==> flow/design.v <==
typedef enum {
	IDLE,
	LOOP
} divider_state;
module divider #(
	parameter N_BITS = 8
) (
	input clk,
	input rst,
	input [N_BITS-1 : 0] numerator,
	input [N_BITS-1 : 0] denominator,
	input numerator_signed,
	input start,
	output bit busy,
	output bit [N_BITS-1 : 0] quotient,
	output bit [N_BITS-1 : 0] remainder,
	output bit result_valid
);
	localparam N_BITS2 = 2 * N_BITS;
	localparam N_BITS_I = $clog2(N_BITS);
	divider_state state = IDLE;
	bit signed [N_BITS2-1 : 0] R;  
	bit [N_BITS2-1 : 0] D;  
	bit signed [N_BITS-1 : 0] Q;  
	bit [N_BITS_I-1 : 0] i;  
	bit numerator_negative;
	always @(posedge clk) begin
		if (rst) begin
			state = IDLE;
		end
		else begin
			case (state)
				IDLE: begin
					busy = 0;
					if (start) begin
						busy = 1;
						result_valid = 0;
						R = numerator;
						D = denominator << N_BITS;
						Q = 0;
						i = N_BITS - 1;
						if (numerator_signed && $signed(numerator) < 0) begin
							R[N_BITS-1 : 0] = -R[N_BITS-1 : 0];
							numerator_negative = 1;
						end
						else numerator_negative = 0;
						state = LOOP;
					end
				end
				LOOP: begin
					R = 2 * R - D;
					Q = Q << 1;
					if (R >= 0) begin
						Q = Q + 1;
					end
					else begin
						R = R + D;
					end
					if (i == 0) begin
						if (numerator_signed && numerator_negative) Q = -Q;
						quotient = Q;
						remainder = R >> N_BITS;
						result_valid = 1;
						state = IDLE;
					end
					else begin
						i = i - 1;
					end
				end
			endcase
		end
	end
endmodule
* Step by step through the tools: divider
Tool output for the design above, in the order of the flow.
Line numbers count from 1 in the design file above.
Library cell names are shortened.
A cell with -- has no value.
- Top :: divider
- Clock port :: clk
- Standard-cell library :: sky130hd
- Timing corner :: tt_025C_1v80

* After elaboration
Counts by Yosys on the flattened word-level netlist (proc, flatten, opt, wreduce; memories kept). Register bits leave out memories and registers merged into their read ports (data or address). Print and check cells are left out. Cells with the same type and inputs are merged into one.
- Bitwise gates (word level) :: 1
- Eq/ne operators :: 4
- Add/subtract/negate cells :: 6
- Reduce/logical cells :: 12
- Magnitude comparators :: 2
- Multiplexer cells :: 22
** Operators by type and width (count)
- 32-bit parallel mux with 2-bit select :: 1
- 32-bit two-way mux :: 2
- 8-bit two-way mux :: 6
- 32-bit by 1-bit == test with 1-bit output (second input constant) :: 1
- 32-bit zero test :: 1
- 15-bit parallel mux with 2-bit select :: 1
- 16-bit by 1-bit >= comparator with 1-bit output (second input constant) :: 1
- 16-bit adder :: 1
- 16-bit subtractor :: 1
- 8-bit negation :: 2
- 16-bit two-way mux :: 1
- 7-bit parallel mux with 2-bit select :: 1
- 7-bit two-way mux :: 2
- 3-bit AND reduction :: 4
- 4-bit AND reduction :: 2
- 8-bit by 1-bit less-than comparator with 1-bit output (second input constant) :: 1
- 8-bit by 2-bit adder with 8-bit output (second input constant) :: 1
- 2-bit inequality test (second input constant) :: 3
- 3-bit parallel mux with 2-bit select :: 1
- 3-bit two-way mux :: 2
- 1-bit two-way mux :: 4
- 3-bit by 1-bit subtractor with 3-bit output (second input constant) :: 1
- 3-bit zero test :: 1
- 1-bit logical AND :: 2
- 2-bit AND reduction :: 1
- 2-bit nonzero test :: 1
- 1-bit parallel mux with 2-bit select :: 1
- 1-bit NOT :: 1
- Word-level cells :: 57
- Register bits after elaboration :: 84
- Bits of input ports :: 20
- Output and inout bits :: 18

* Depth
Depth = most cells in a row (Yosys ltp): at word level without a register or memory, in the mapped netlist without a sequential cell, where the memories' decode and read muxes count.
- Depth after elaboration :: 9
- ABC_AREA :: 0
- Gate-level depth with buffers :: 13

* Mapped cells and area
Yosys stat after the flow's synthesis: flattened, memories mapped to cells. It holds for the ABC_AREA given above (unset counts as 0); a run with the other value may have another netlist.
- Standard cells after synthesis :: 269
- Sequential part of the area :: 1581.5 sq um
- Flip-flop cells :: 53
- Cell area after synthesis :: 3000.4 sq um
- Buffer cells :: 6
** Cell types
- edfxtp_1 :: count 52, area in all 1.56E+03 sq um
- ha_1 :: count 16, area in all 200.192 sq um
- xnor2_1 :: count 18, area in all 157.651 sq um
- a21oi_1 :: count 17, area in all 85.082 sq um
- inv_1 :: count 22, area in all 82.579 sq um
- nor2_1 :: count 22, area in all 82.579 sq um
- nand2_1 :: count 21, area in all 78.826 sq um
- o21ai_0 :: count 15, area in all 75.072 sq um
- xor2_1 :: count 7, area in all 61.309 sq um
- and2_1 :: count 9, area in all 56.304 sq um
- mux2i_1 :: count 5, area in all 50.048 sq um
- mux2_4 :: count 3, area in all 45.043 sq um
- a31oi_1 :: count 7, area in all 43.792 sq um
- fa_1 :: count 2, area in all 40.038 sq um
- nand2b_1 :: count 6, area in all 37.536 sq um
- nor2b_1 :: count 5, area in all 31.28 sq um
- nor3_1 :: count 5, area in all 25.024 sq um
- o211ai_1 :: count 3, area in all 22.522 sq um
Other cell types: 25; their cells: 34.

* Timing after synthesis
Path of least setup slack by OpenSTA after synthesis, without wires, with an ideal clock, recovery checks aside; 20% of the period is set as input and as output delay. Where synthesis merged equal registers, the netlist keeps one of their names.
- Path kind :: reg-to-reg
- Start point :: register D[8]
- End point :: register R[14]
- Buffers on the path :: 0
- Required time :: 2895 ps
- Path slack :: 288 ps
- Arrival :: 2607 ps
- Stages :: 13
- Period :: 3150 ps
- Path delay :: 2862 ps
- Synthesis period reached :: 2862 ps
"path delay" = arrival - input delay + setup time.
"stages": output pins that drive a net of the path, with the launching flip-flop's if there is one; two outputs of one cell count as two.
"synthesis period reached" = period - worst setup slack (recovery checks aside). The figure is calculated, with input and output delays left at 20% of the set period.
The rows between start and end are the longest chain of elaborated cells between them; the timing report does not say that the signal goes this way. Where chains are equally long, one stands for them.
A line is the first line of the expression or statement that the cell stems from. Yosys adds cells for indexed reads and writes and turns some case tables into memories.
A register here has more assigning lines than the two given.
- Cell sequence :: edfxtp_1 > ha_1 > fa_1 > nor2b_1 > o31a_1 > a21oi_1 > ha_1 > nand2_1 > o211ai_1 > a21oi_1 > xnor2_1 > mux2_4 > and2_1
- Cells in the longest elaborated chain :: 4
- Elaborated cells between the ends (all ways) :: 5
** RTL lines, path post-synthesis
- start, declared :: RTL line 23 : bit [N_BITS2-1 : 0] D;
- start, assigned :: RTL line 39 : D = denominator << N_BITS;
- 16-bit subtractor :: RTL line 51 : R = 2 * R - D;
- 16-bit adder :: RTL line 57 : R = R + D;
- 16-bit two-way mux :: RTL line 53 : if (R >= 0) begin
- 15-bit parallel mux with 2-bit select :: RTL line 32 : case (state)
- end, assigned :: RTL line 38 : R = numerator;
- end, assigned :: RTL line 51

* Path in the finished layout
From the final timing report of run 1: the path of least setup slack in the routed layout; clock arrival at registers is part of the times.
The path's times are printed in steps of 10 ps; the period is the one set.
- Path kind :: reg-to-reg
- Start point :: register D[8]
- End point :: register R[14]
- Arrival :: 2930 ps
- Period :: 3060 ps
- Path slack :: 200 ps
- Stages :: 13
- Required time :: 3130 ps
- Buffers on the path :: 0
The rows between start and end are the longest chain of elaborated cells between them; the timing report does not say that the signal goes this way. Where chains are equally long, one stands for them.
A register here has more assigning lines than the two given.
- Cell sequence :: edfxtp_1 > ha_1 > fa_2 > nor2b_1 > o31a_1 > a21oi_2 > ha_4 > nand2_1 > o211ai_1 > a21oi_1 > xnor2_1 > mux2_4 > and2_1
- Cells in the longest elaborated chain :: 4
- Elaborated cells between the ends (all ways) :: 5
** RTL lines, path after layout
- start, declared :: RTL line 23 : bit [N_BITS2-1 : 0] D;
- start, assigned :: RTL line 39 : D = denominator << N_BITS;
- 16-bit subtractor :: RTL line 51 : R = 2 * R - D;
- 16-bit adder :: RTL line 57 : R = R + D;
- 16-bit two-way mux :: RTL line 53 : if (R >= 0) begin
- 15-bit parallel mux with 2-bit select :: RTL line 32 : case (state)
- end, assigned :: RTL line 38 : R = numerator;
- end, assigned :: RTL line 51

2 stored runs of divider in the flow (synthesis by Yosys, layout by OpenROAD, sky130hd cells), in arbitrary order. Constraints: input delay and output delay 20% of the set period each, output load 0.01 pF.
"period achieved" means the clock period less the worst setup slack. The figure is calculated, with input and output delays left at 20% of the set period.
"time of the worst setup path" = time allowed to the worst setup path (clock period - input delay - output delay, where it has them) - its slack; a late launch clock adds to it, a late capture clock takes from it.
By "total power after layout" is meant OpenSTA's value without simulated activity: inputs other than the clock are taken to toggle once in ten clock periods, and the tool carries that through the logic.
"time of the worst setup path" is given in steps of 10 ps.

** Run 1
- Settings :: period_ns=3.06; CORE_UTILIZATION=28; CELL_PAD_IN_SITES_DETAIL_PLACEMENT=0; GPL_ROUTABILITY_DRIVEN=0; CTS_CLUSTER_DIAMETER=214; SLEW_MARGIN=25; CAP_MARGIN=20; CORE_MARGIN=2
- Synthesis area :: 3000.4 sq um
- Area of the die :: 11559.5 sq um
- Utilization in the final report :: 35.4 %
- Smallest setup slack :: 201 ps
- Summed negative setup slack :: 0 ps
- Total power after layout :: 0.001769 W
- Period achieved :: 2859 ps
- Time of the worst setup path :: 2860 ps
- Worst setup path kind :: reg-to-reg

** Run 2
- Settings :: period_ns=3.84; CORE_UTILIZATION=16; PLACE_DENSITY_LB_ADDON=0.28; CORE_ASPECT_RATIO=1.5; CELL_PAD_IN_SITES_GLOBAL_PLACEMENT=2; GPL_TIMING_DRIVEN=1; MAX_ROUTING_LAYER=met5; CAP_MARGIN=20; CORE_MARGIN=2; SLEW_MARGIN=20
- Synthesis area :: 3000.4 sq um
- Area of the die :: 19886.3 sq um
- Utilization in the final report :: 20.8 %
- Smallest setup slack :: 705 ps
- Summed negative setup slack :: 0 ps
- Total power after layout :: 0.00154 W
- Period achieved :: 3135 ps
- Time of the worst setup path :: 3140 ps
- Worst setup path kind :: reg-to-reg
