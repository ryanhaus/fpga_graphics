==> flow/design.v <==
module counter_2d #(
	parameter WIDTH = 10,  
	parameter HEIGHT = 10,  
	parameter TOTAL = WIDTH * HEIGHT,  
	parameter X_BITS = $clog2(WIDTH),  
	parameter Y_BITS = $clog2(HEIGHT),  
	parameter TOTAL_BITS = $clog2(TOTAL)  
) (
	input rst,
	input clk,
	input enable,
	input bit [X_BITS-1 : 0] x_start,
	input bit [Y_BITS-1 : 0] y_start,
	input bit [X_BITS-1 : 0] x_end,
	input bit [Y_BITS-1 : 0] y_end,
	output bit [X_BITS-1 : 0] out_x,
	output bit [Y_BITS-1 : 0] out_y,
	output bit done
);
	always_ff @(posedge clk) begin
		if (rst) begin
			done = 'b0;
			out_x = x_start;
			out_y = y_start;
		end
		else if (enable) begin
			done = 'b0;
			if (out_x >= x_end) begin
				out_x = x_start;
				if (out_y >= y_end) begin
					out_y = y_start;
					done = 'b1;
				end
				else begin
					out_y = out_y + 'b1;
				end
			end
			else begin
				out_x = out_x + 'b1;
			end
		end
	end
endmodule
; Step by step through the tools: counter_2d
; Tool output for the design above, in the order of the flow.
; Line numbers count from 1 in the design file above.
; Operators carry their Yosys type and port widths (W data, S select, Z words).
; Library cell names are shortened.
; A cell with - has no value.
[setup]
design = counter_2d
clock = clk
cell_library = sky130hd
pvt_corner = tt_025C_1v80

; Word level
; Yosys after proc, flatten, opt, wreduce and memory -nomap, before mapping. Memory bits, and registers merged into a memory's read port (data or address), are not among the register bits. Print and check cells are not counted. Equal cells are merged and count once.
[bits]
word_cells = 19
latch_bits = 0
ff_bits = 9
memories = 0
in_bits = 19
clocked_rd_ports_x_width = 0
ramBits = 0
rom_bits = 0
[classes]
n_mul = 0
n_shift = 0
addsub = 2
div = 0
reduce_logical = 3
equal = 0
n_mux = 9
n_cmp = 2
bitwise = 0
[ops]
columns = cell, count
row1 = $mux W4, 7
row2 = $add A4 B1 Y4 const B, 2
row3 = $ge A4 B4 Y1, 2
row4 = $reduce_bool A2 Y1, 2
row5 = $reduce_and A2 Y1, 1
row6 = $mux W1, 2

; Depth
; Longest topological path by Yosys (ltp), each cell counted once; first at word level (registers and memories cut), then after technology mapping (sequential cells cut; the memories' decode and read muxes count).
[logic_depth]
depth_word = 5
abc_area = 0
ltp_mapped = 6
depth_no_buf = 6

; Netlist
; Yosys stat after the flow's synthesis: flattened, memories mapped to cells. It holds for the ABC_AREA given above (unset counts as 0); a run with the other value may have another netlist.
; The area totals of this step are shown rounded.
[mapped]
stdcells = 57
ffs = 9
yosys_area_um2 = 680
n_buf = 0
[by_type]
columns = cell_type, count
row1 = edfxtp_1, 8
row2 = ha_1, 10
row3 = mux2_1, 4
row4 = mux2_2, 4
row5 = a21oi_4, 2
row6 = inv_1, 8
row7 = nand2b_1, 4
row8 = a2111o_1, 2
row9 = dfxtp_1, 1
row10 = xnor2_1, 2
row11 = xor2_1, 2
row12 = a41o_1, 1
row13 = nand3_1, 2
row14 = o21ai_0, 2
row15 = a21o_1, 1
row16 = nor3b_1, 1
row17 = and2_1, 1
row18 = nor2b_1, 1
row19 = or2_2, 1

; Timing after synthesis
; Path of least setup slack by OpenSTA after synthesis, without wires, with an ideal clock, recovery checks aside; 20% of the period is set as input and as output delay. Where synthesis merged equal registers, the netlist keeps one of their names.
[synth_timing]
kind = register -> register
startpoint = register out_x[0]
endpoint = register out_x[0]
setup_ns = 0.260
t_required_ns = 1.690
path_delay_ns = 2.093
tclk_ns = 1.95
arrival_ns = 1.833
setup_slack_ns = -0.143
driving_pins = 7
path_buffers = 0
period_less_setup_slack_ns = 2.093
; "path_delay_ns" is the arrival time less input delay plus setup time.
; "driving_pins": output pins that drive a net of the path, with the launching flip-flop's if there is one; two outputs of one cell count as two.
; "period_less_setup_slack_ns" = period - worst setup slack (recovery checks aside). The figure is calculated, with input and output delays left at 20% of the set period.
; Between the ends stands the longest chain of elaborated cells between them, by number of cells; it is not shown to be the way that was timed. Of several equally long chains one is given.
; Each line given opens the expression or statement behind the cell; cells for indexed reads and writes are added by Yosys, which also makes memories of some case tables.
; At most two assigning lines are given for a register; there are more.
[synth_via]
path_cell_list = edfxtp_1 inv_1 ha_1 nand2b_1 a2111o_1 a21oi_4 mux2_2
elab_chain_cells = 4
cone_cells = 5
classes_between = add/sub: 1; compare: 1; mux: 3
[synth_rtl]
columns = item, line_no
row1 = start: declaration, 16  ; output bit [X_BITS-1 : 0] out_x,
row2 = start: assignment, 23  ; out_x = x_start;
row3 = start: assignment, 29  ; out_x = x_start;
row4 = $add A4 B1 Y4, 39  ; out_x = out_x + 'b1;
row5 = $mux W4, 28  ; if (out_x >= x_end) begin
row6 = $mux W4, 26  ; else if (enable) begin
row7 = $mux W4, 21  ; if (rst) begin
row8 = end: assignment, 23
row9 = end: assignment, 29
row10 = end: declaration, 16

; Path in the finished layout
; Path of least setup slack in the final report of entry B (OpenROAD, finished layout, wires in). Where an end is a register, its clock arrival counts in the times.
[layout_timing]
kind = input -> register
startpoint = input x_end[0]
endpoint = register out_x[2]
tclk_ns = 2.59
setup_ns = 0.25
t_required_ns = 2.60
path_buffers = 1
in_delay_ns = 0.52
setup_slack_ns = 0.25
driving_pins = 6
arrival_ns = 2.35
; Between the ends stands the longest chain of elaborated cells between them, by number of cells; it is not shown to be the way that was timed. Of several equally long chains one is given.
; At most two assigning lines are given for a register; there are more.
[layout_via]
path_cell_list = clkdlybuf4s50_1 ha_1 nand2b_1 a2111o_1 a21oi_4 mux2_2
elab_chain_cells = 4
cone_cells = 4
classes_between = compare: 1; mux: 3
[layout_rtl]
columns = item, line_no
row1 = start: declaration, 14  ; input bit [X_BITS-1 : 0] x_end,
row2 = $ge A4 B4 Y1, 28  ; if (out_x >= x_end) begin
row3 = $mux W4, 28
row4 = $mux W4, 26  ; else if (enable) begin
row5 = $mux W4, 21  ; if (rst) begin
row6 = end: assignment, 23  ; out_x = x_start;
row7 = end: assignment, 29  ; out_x = x_start;
row8 = end: declaration, 16  ; output bit [X_BITS-1 : 0] out_x,

; Measured data: module counter_2d, platform sky130hd, 2 stored runs of the flow under differing settings, order arbitrary. Input and output delays are each 20% of the period that was set; the output load is 0.01 pF.
; "totalPower_mw" is the tool's figure for a default switching activity; nothing was simulated.
; Measured values are rounded.

[entry A: settings]
period_ns = 2.58
CORE_UTILIZATION = 61
SETUP_SLACK_MARGIN = 0.48
PLACE_DENSITY = 0.91
CELL_PAD_IN_SITES_GLOBAL_PLACEMENT = 1
ABC_AREA = 0
GPL_ROUTABILITY_DRIVEN = 1
CTS_CLUSTER_SIZE = 69
CAP_MARGIN = 20
CORE_MARGIN = 2
SLEW_MARGIN = 20
[entry A: results]
outcome = no final report: placement broke off with GPL-0301

[entry B: settings]
period_ns = 2.59
SETUP_SLACK_MARGIN = 0.11
CAP_MARGIN = 20
CORE_MARGIN = 2
CORE_UTILIZATION = 40
SLEW_MARGIN = 20
[entry B: results]
yosys.chip_area_um2 = 680
die_um2 = 2100
fin_util_frac = 0.64
fin_ws_ns = 0.25
final_setup_tns_ns = 0.000
totalPower_mw = 0.61
